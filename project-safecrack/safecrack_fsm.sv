==> flow/design.v <==
module safecrack_fsm #(
    parameter int CLOCK_HZ = 50_000_000,
    parameter int LOCK_S   = 10,
    parameter int CODE_LEN = 4
)(
    input  logic        clk,
    input  logic        rst_sw,
    input  logic        KEY0_n,
    input  logic        KEY1_n,
    input  logic        KEY2_n,
    input  logic        KEY3_n,
    output logic [17:0] LEDR,
    output logic [8:0]  LEDG
);
    logic key0, key1, key2, key3;
    assign key0 = ~KEY0_n;
    assign key1 = ~KEY1_n;
    assign key2 = ~KEY2_n;
    assign key3 = ~KEY3_n;
    logic rst_d, rst_q;
    always_ff @(posedge clk) begin
        rst_d <= rst_sw;
        rst_q <= rst_d;
    end
    wire rst_rise = rst_d & ~rst_q;   
    wire rst_on   = rst_d;            
    typedef enum logic [2:0] {
        PROG, READY, ENTRY, VERIFY, UNLOCK, ERROR_P, LOCKOUT
    } state_t;
    state_t state, next;
    logic [3:0] keys_async, keys_sync_d, keys_sync_q;
    assign keys_async = {key3, key2, key1, key0};
    always_ff @(posedge clk) begin
        keys_sync_d <= keys_async;
        keys_sync_q <= keys_sync_d;
    end
    logic [3:0] keys_posedge;
    assign keys_posedge       = keys_sync_d & ~keys_sync_q;
    wire        key_pressed_pulse = |keys_posedge;
    logic [1:0] key_value;
    always_comb begin
        key_value = 2'bxx;
        if      (keys_posedge[0]) key_value = 2'b00;
        else if (keys_posedge[1]) key_value = 2'b01;
        else if (keys_posedge[2]) key_value = 2'b10;
        else if (keys_posedge[3]) key_value = 2'b11;
    end
    logic [CODE_LEN*2-1:0] pass_code, attempt_code;
    logic [$clog2(CODE_LEN+1)-1:0] idx;
    logic [1:0] tries;
    localparam int ERR_PULSE_CYCLES = CLOCK_HZ / 5;
    localparam int LOCK_CYCLES      = CLOCK_HZ * LOCK_S;
    logic [$clog2(ERR_PULSE_CYCLES + 1) - 1:0] err_cnt;
    logic [$clog2(LOCK_CYCLES + 1)      - 1:0] lock_cnt;
    function automatic logic [CODE_LEN*2-1:0] push_digit
    (
        input logic [CODE_LEN*2-1:0] curr,
        input logic [1:0]            dig
    );
        push_digit = {curr[CODE_LEN*2-3:0], dig};
    endfunction
    always_ff @(posedge clk) begin
        if (rst_rise) begin
            state        <= PROG;
            idx          <= '0;
            pass_code    <= '0;
            attempt_code <= '0;
            tries        <= '0;
            err_cnt      <= '0;
            lock_cnt     <= '0;
        end else begin
            state <= next;
            if (state == PROG) begin
                if (key_pressed_pulse && (idx < CODE_LEN)) begin
                    pass_code <= push_digit(pass_code, key_value);
                    idx       <= idx + 1'b1;
                end
            end
            if (state == ENTRY) begin
                if (key_pressed_pulse && (idx < CODE_LEN)) begin
                    attempt_code <= push_digit(attempt_code, key_value);
                    idx          <= idx + 1'b1;
                end
            end
            if (state == VERIFY) begin
                if (attempt_code == pass_code) begin
                    tries <= '0;
                end else if (tries != 2'd3) begin
                    tries <= tries + 1'b1;
                end
            end
            if (state == ERROR_P) begin
                if (err_cnt < ERR_PULSE_CYCLES[$clog2(ERR_PULSE_CYCLES+1)-1:0])
                    err_cnt <= err_cnt + 1'b1;
            end else if (state == LOCKOUT) begin
                if (lock_cnt < LOCK_CYCLES[$clog2(LOCK_CYCLES+1)-1:0])
                    lock_cnt <= lock_cnt + 1'b1;
            end else begin
                err_cnt  <= '0;
                lock_cnt <= '0;
            end
            if ((next == ENTRY) && (state != ENTRY)) begin
                idx          <= '0;
                attempt_code <= '0;
            end
            if ((next == READY) && (state == LOCKOUT)) begin
                tries <= '0;
            end
        end
    end
    always_comb begin
        next = state;
        if (rst_on) begin
            next = PROG;
        end else begin
            unique case (state)
                PROG: begin
                    if (idx == CODE_LEN) next = READY;
                    else                 next = PROG;
                end
                READY:  if (key_pressed_pulse) next = ENTRY;
                ENTRY:  if (idx == CODE_LEN)   next = VERIFY;
                VERIFY: begin
                    if      (attempt_code == pass_code) next = UNLOCK;
                    else if (tries == 2)                next = LOCKOUT;
                    else                                 next = ERROR_P;
                end
                UNLOCK: next = UNLOCK;
                ERROR_P: if (err_cnt >= ERR_PULSE_CYCLES[$clog2(ERR_PULSE_CYCLES+1)-1:0]) next = READY;
                LOCKOUT: if (lock_cnt >= LOCK_CYCLES[$clog2(LOCK_CYCLES+1)-1:0])          next = READY;
                default: next = PROG;
            endcase
        end
    end
    localparam int ERR_CNT_MSB = $bits(err_cnt) - 1;
    always_comb begin
        LEDR = '0;
        LEDG = '0;
        if ((state == PROG) || (state == ENTRY)) begin
            unique case (idx)
                0:       LEDG[3:0] = 4'b0000;
                1:       LEDG[3:0] = 4'b0001;
                2:       LEDG[3:0] = 4'b0011;
                3:       LEDG[3:0] = 4'b0111;
                default: LEDG[3:0] = 4'b1111;
            endcase
        end
        if (state == UNLOCK)  LEDG[6] = 1'b1;
        if (state == ERROR_P) LEDR[0] = err_cnt[ERR_CNT_MSB];
        if (state == LOCKOUT) LEDR[5] = 1'b1;
        if (state == PROG)    LEDG[7] = 1'b1;
		  if (tries == 1)  LEDR[1] = 1'b1;
		  if (tries == 2)  LEDR[2] = 1'b1;
		  if (tries == 3)  LEDR[3] = 1'b1;
    end
endmodule
# Step by step through the tools: safecrack_fsm
# Tool output for the design above, in the order of the flow.
# Lines are those of the file above, counted from 1.
# Operators: Yosys type, input widths -> output width; for muxes data width and select width s.
# Library cell names are shortened.
# Not given: n/a
[inputs] design="safecrack_fsm" clock="clk" cell_library="sky130hd" corner="tt_025C_1v80"

# Elaborated design
# Source: Yosys, flattened and elaborated, memories not mapped. Widths are those after wreduce. Registers that Yosys merges into a memory's read port (data or address) are not register bits. Print and check cells do not count. Equal cells are merged and count once.
[classes] addsub=4 n_cmp=5 n_eq=21 muxes=33 logic=9 reduce_and_logical=15
[op_table] operator="$mux 24" count=3
[op_table] operator="$mux 29" count=2
[op_table] operator="$add 29x1->29 const B" count=1
[op_table] operator="$ge 29x29->1 const B" count=1
[op_table] operator="$lt 29x29->1 const B" count=1
[op_table] operator="$mux 3" count=9
[op_table] operator="$add 24x1->24 const B" count=1
[op_table] operator="$ge 24x24->1 const B" count=1
[op_table] operator="$lt 24x24->1 const B" count=1
[op_table] operator="$pmux 3 s7" count=1
[op_table] operator="$pmux 4 s4" count=1
[op_table] operator="$mux 2" count=8
[op_table] operator="$eq 3x2->1 const B" count=5
[op_table] operator="$eq 3x3->1 const B" count=4
[op_table] operator="$reduce_and 2->1" count=5
[op_table] operator="$eq 3x1->1 const B" count=3
[op_table] operator="$eq 8x8->1" count=1
[op_table] operator="$mux 1" count=8
[op_table] operator="$not 1->1" count=6
[op_table] operator="$ne 2x2->1 const B" count=3
[op_table] operator="$logic_not 3->1" count=2
[op_table] operator="$eq 2x2->1 const B" count=2
[op_table] operator="$reduce_or 2->1" count=2
[op_table] operator="$and 4x4->4" count=1
[op_table] operator="$not 4->4" count=1
[op_table] operator="$reduce_or 4->1" count=1
[op_table] operator="$mux 4" count=1
[op_table] operator="$logic_and 1x1->1" count=3
# Other operator kinds: 9; their cells: 9.
[bits] register_bits=87 in_bits=6 output_inout_bits=27 wordCells=98

# Longest topological paths
# Longest topological path by Yosys (ltp), each cell counted once; first at word level (registers and memories cut), then after technology mapping (sequential cells cut; the memories' decode and read muxes count).
[depth] ltp_word=9 abc_area=0 ltp_mapped=9 mapped_depth_nobuf=8

# Netlist
# The flow's flattened synthesis, as Yosys stat reports it; memories are mapped. The netlist is that of the ABC_AREA named above (0 if unset); the other value can give another one.
[by_type] cell="dfxtp_1" count=94 area_total_um2=1.88E+03
[by_type] cell="nand2_1" count=59 area_total_um2=221.462
[by_type] cell="nor2_1" count=55 area_total_um2=206.448
[by_type] cell="a21oi_1" count=41 area_total_um2=205.197
[by_type] cell="ha_1" count=12 area_total_um2=150.144
[by_type] cell="mux2i_1" count=15 area_total_um2=150.144
[by_type] cell="buf_4" count=19 area_total_um2=142.637
[by_type] cell="xnor2_1" count=14 area_total_um2=122.618
[by_type] cell="nand4_1" count=19 area_total_um2=118.864
[by_type] cell="a211oi_2" count=9 area_total_um2=112.608
[by_type] cell="nand3_1" count=22 area_total_um2=110.106
[by_type] cell="inv_1" count=27 area_total_um2=101.347
[by_type] cell="xor2_1" count=11 area_total_um2=96.342
[by_type] cell="clkbuf_1" count=21 area_total_um2=78.826
[by_type] cell="o21ai_0" count=15 area_total_um2=75.072
[by_type] cell="or3_1" count=12 area_total_um2=75.072
[by_type] cell="a31o_2" count=7 area_total_um2=61.309
[by_type] cell="o211ai_1" count=8 area_total_um2=60.058
# Other cell types: 47; their cells: 117.
[synth_totals] cells=577 area_um2=4889.7 seqArea_um2=1881.8 ffs=94 buffers=44

# Timing after synthesis
# OpenSTA on the mapped netlist: ideal clock, no wires. The path of least setup slack (recovery checks aside). Input and output delay are each 20% of the period. Register names are those of the netlist, which keeps one name where synthesis merged equal registers.
[synth_timing] kind="reg2reg" start="reg lock_cnt[20]" end="reg attempt_code[0]" tclk_ps=3440 setup_ps=143 t_first_pin_ps=0 arrival_time_ps=2011 required_time_ps=3297 path_slack_ps=1285 delay_ps=2154 path_stages=9 path_buffers=2 period_less_setup_slack_ps=2155
# "delay_ps" = arrival - input delay + setup time.
# "path_stages": output pins that drive a net of the path, with the launching flip-flop's if there is one; two outputs of one cell count as two.
# "period_less_setup_slack_ps" = period - worst setup slack (recovery checks aside). The figure is calculated, with input and output delays left at 20% of the set period.
# Between the ends stands the longest chain of elaborated cells between them, by number of cells; it is not shown to be the way that was timed. Of several equally long chains one is given.
# A line is the first line of the expression or statement that the cell stems from. Yosys adds cells for indexed reads and writes and turns some case tables into memories.
# A register here has more assigning lines than the two given.
[synth_via] path_cell_list="dfxtp_1 -> buf_6 -> or4b_4 -> a2111oi_4 -> o21ai_2 -> a221oi_1 -> o211a_1 -> buf_6 -> a211oi_2" elab_chain_cells=7 cone_cells=7 lines_between=4 classes_between="1 x compare; 1 x eq/ne; 3 x mux; 2 x reduce/logical"
[synth_rtl] item="start: declaration" line_no=54 text="logic [$clog2(LOCK_CYCLES + 1)      - 1:0] lock_cnt;"
[synth_rtl] item="start: assignment" line_no=70 text="lock_cnt     <= '0;"
[synth_rtl] item="start: assignment" line_no=97 text="lock_cnt <= lock_cnt + 1'b1;"
[synth_rtl] item="$ge 29x29->1" line_no=130 text="LOCKOUT: if (lock_cnt >= LOCK_CYCLES[$clog2(LOCK_CYCLES+1)-1:0])          next = READY;"
[synth_rtl] item="$mux 3" line_no=130
[synth_rtl] item="$pmux 3 s7" line_no=116 text="unique case (state)"
[synth_rtl] item="$mux 3" line_no=113 text="if (rst_on) begin"
[synth_rtl] item="$eq 3x2->1" line_no=102 text="if ((next == ENTRY) && (state != ENTRY)) begin"
[synth_rtl] item="$logic_and 1x1->1" line_no=102
[synth_rtl] item="$reduce_or 2->1"
[synth_rtl] item="end: assignment" line_no=81 text="attempt_code <= push_digit(attempt_code, key_value);"
[synth_rtl] item="end: assignment" line_no=104 text="attempt_code <= '0;"
[synth_rtl] item="end: declaration" line_no=48 text="logic [CODE_LEN*2-1:0] pass_code, attempt_code;"

# Path in the finished layout
# From the final timing report of entry A: the path of least setup slack in the routed layout; clock arrival at registers is part of the times.
# The report prints the path's times to 10 ps; the period is as set.
[layout_timing] kind="reg2reg" start="reg lock_cnt[15]" end="reg attempt_code[7]" tclk_ps=1400 setup_ps=100 t_first_pin_ps=330 arrival_time_ps=2420 required_time_ps=1640 path_slack_ps=-790 path_stages=8 path_buffers=1
# Between the ends stands the longest chain of elaborated cells between them, by number of cells; it is not shown to be the way that was timed. Of several equally long chains one is given.
# A register here has more assigning lines than the two given.
[layout_via] path_cell_list="dfxtp_2 -> or4b_4 -> a2111oi_4 -> o211ai_2 -> a21boi_4 -> o211a_4 -> buf_12 -> a211oi_1" elab_chain_cells=7 cone_cells=7 lines_between=4 classes_between="1 x compare; 1 x eq/ne; 3 x mux; 2 x reduce/logical"
[layout_rtl] item="start: declaration" line_no=54 text="logic [$clog2(LOCK_CYCLES + 1)      - 1:0] lock_cnt;"
[layout_rtl] item="start: assignment" line_no=70 text="lock_cnt     <= '0;"
[layout_rtl] item="start: assignment" line_no=97 text="lock_cnt <= lock_cnt + 1'b1;"
[layout_rtl] item="$ge 29x29->1" line_no=130 text="LOCKOUT: if (lock_cnt >= LOCK_CYCLES[$clog2(LOCK_CYCLES+1)-1:0])          next = READY;"
[layout_rtl] item="$mux 3" line_no=130
[layout_rtl] item="$pmux 3 s7" line_no=116 text="unique case (state)"
[layout_rtl] item="$mux 3" line_no=113 text="if (rst_on) begin"
[layout_rtl] item="$eq 3x2->1" line_no=102 text="if ((next == ENTRY) && (state != ENTRY)) begin"
[layout_rtl] item="$logic_and 1x1->1" line_no=102
[layout_rtl] item="$reduce_or 2->1"
[layout_rtl] item="end: assignment" line_no=81 text="attempt_code <= push_digit(attempt_code, key_value);"
[layout_rtl] item="end: assignment" line_no=104 text="attempt_code <= '0;"
[layout_rtl] item="end: declaration" line_no=48 text="logic [CODE_LEN*2-1:0] pass_code, attempt_code;"

# Flow runs of safecrack_fsm

safecrack_fsm through Yosys and OpenROAD on sky130hd: 2 stored runs, unordered, with their settings and measured results. The constraints put input and output delay at 20% of the set period each and load the outputs with 0.01 pF.
"achieved clock period": clock period set for the run, less the worst setup slack. It is reckoned from that one timing run; input and output delays stay at 20% of the period that was set.
"worst setup path time" = time allowed to the worst setup path (clock period - input delay - output delay, where it has them) - its slack; a late launch clock adds to it, a late capture clock takes from it.
"power" rests on the timing tool's default activity at the inputs, not on a simulated workload.
"worst setup path time" is known to 10 ps.
[entry A] settings: period_ns=1.4, CORE_UTILIZATION=42, PLACE_DENSITY_LB_ADDON=0.21, HOLD_SLACK_MARGIN=0.14, CORE_ASPECT_RATIO=0.77, CORE_MARGIN=8, MAX_ROUTING_LAYER=met5, CAP_MARGIN=20, SLEW_MARGIN=20
[entry A] result: chip area after synthesis (Yosys) 4889.7 sq um, die area 15380.1 sq um, standard-cell area of the final layout 8017.7 sq um, utilization 0.709, worst setup slack after layout -785 ps, total negative slack -45775 ps, worst hold slack 382 ps, power 8444 uW, achieved clock period 2185 ps, worst setup path time 2190 ps, worst setup path kind reg2reg
[entry B] settings: period_ns=1.63, CORE_UTILIZATION=59, SETUP_SLACK_MARGIN=-0.09, PLACE_DENSITY=0.76, CORE_ASPECT_RATIO=1.49, CELL_PAD_IN_SITES_DETAIL_PLACEMENT=2, GPL_TIMING_DRIVEN=1, CTS_CLUSTER_SIZE=51, CAP_MARGIN=10, SLEW_MARGIN=20, CORE_MARGIN=2
[entry B] result: did not finish, placement stopped with DPL-0033
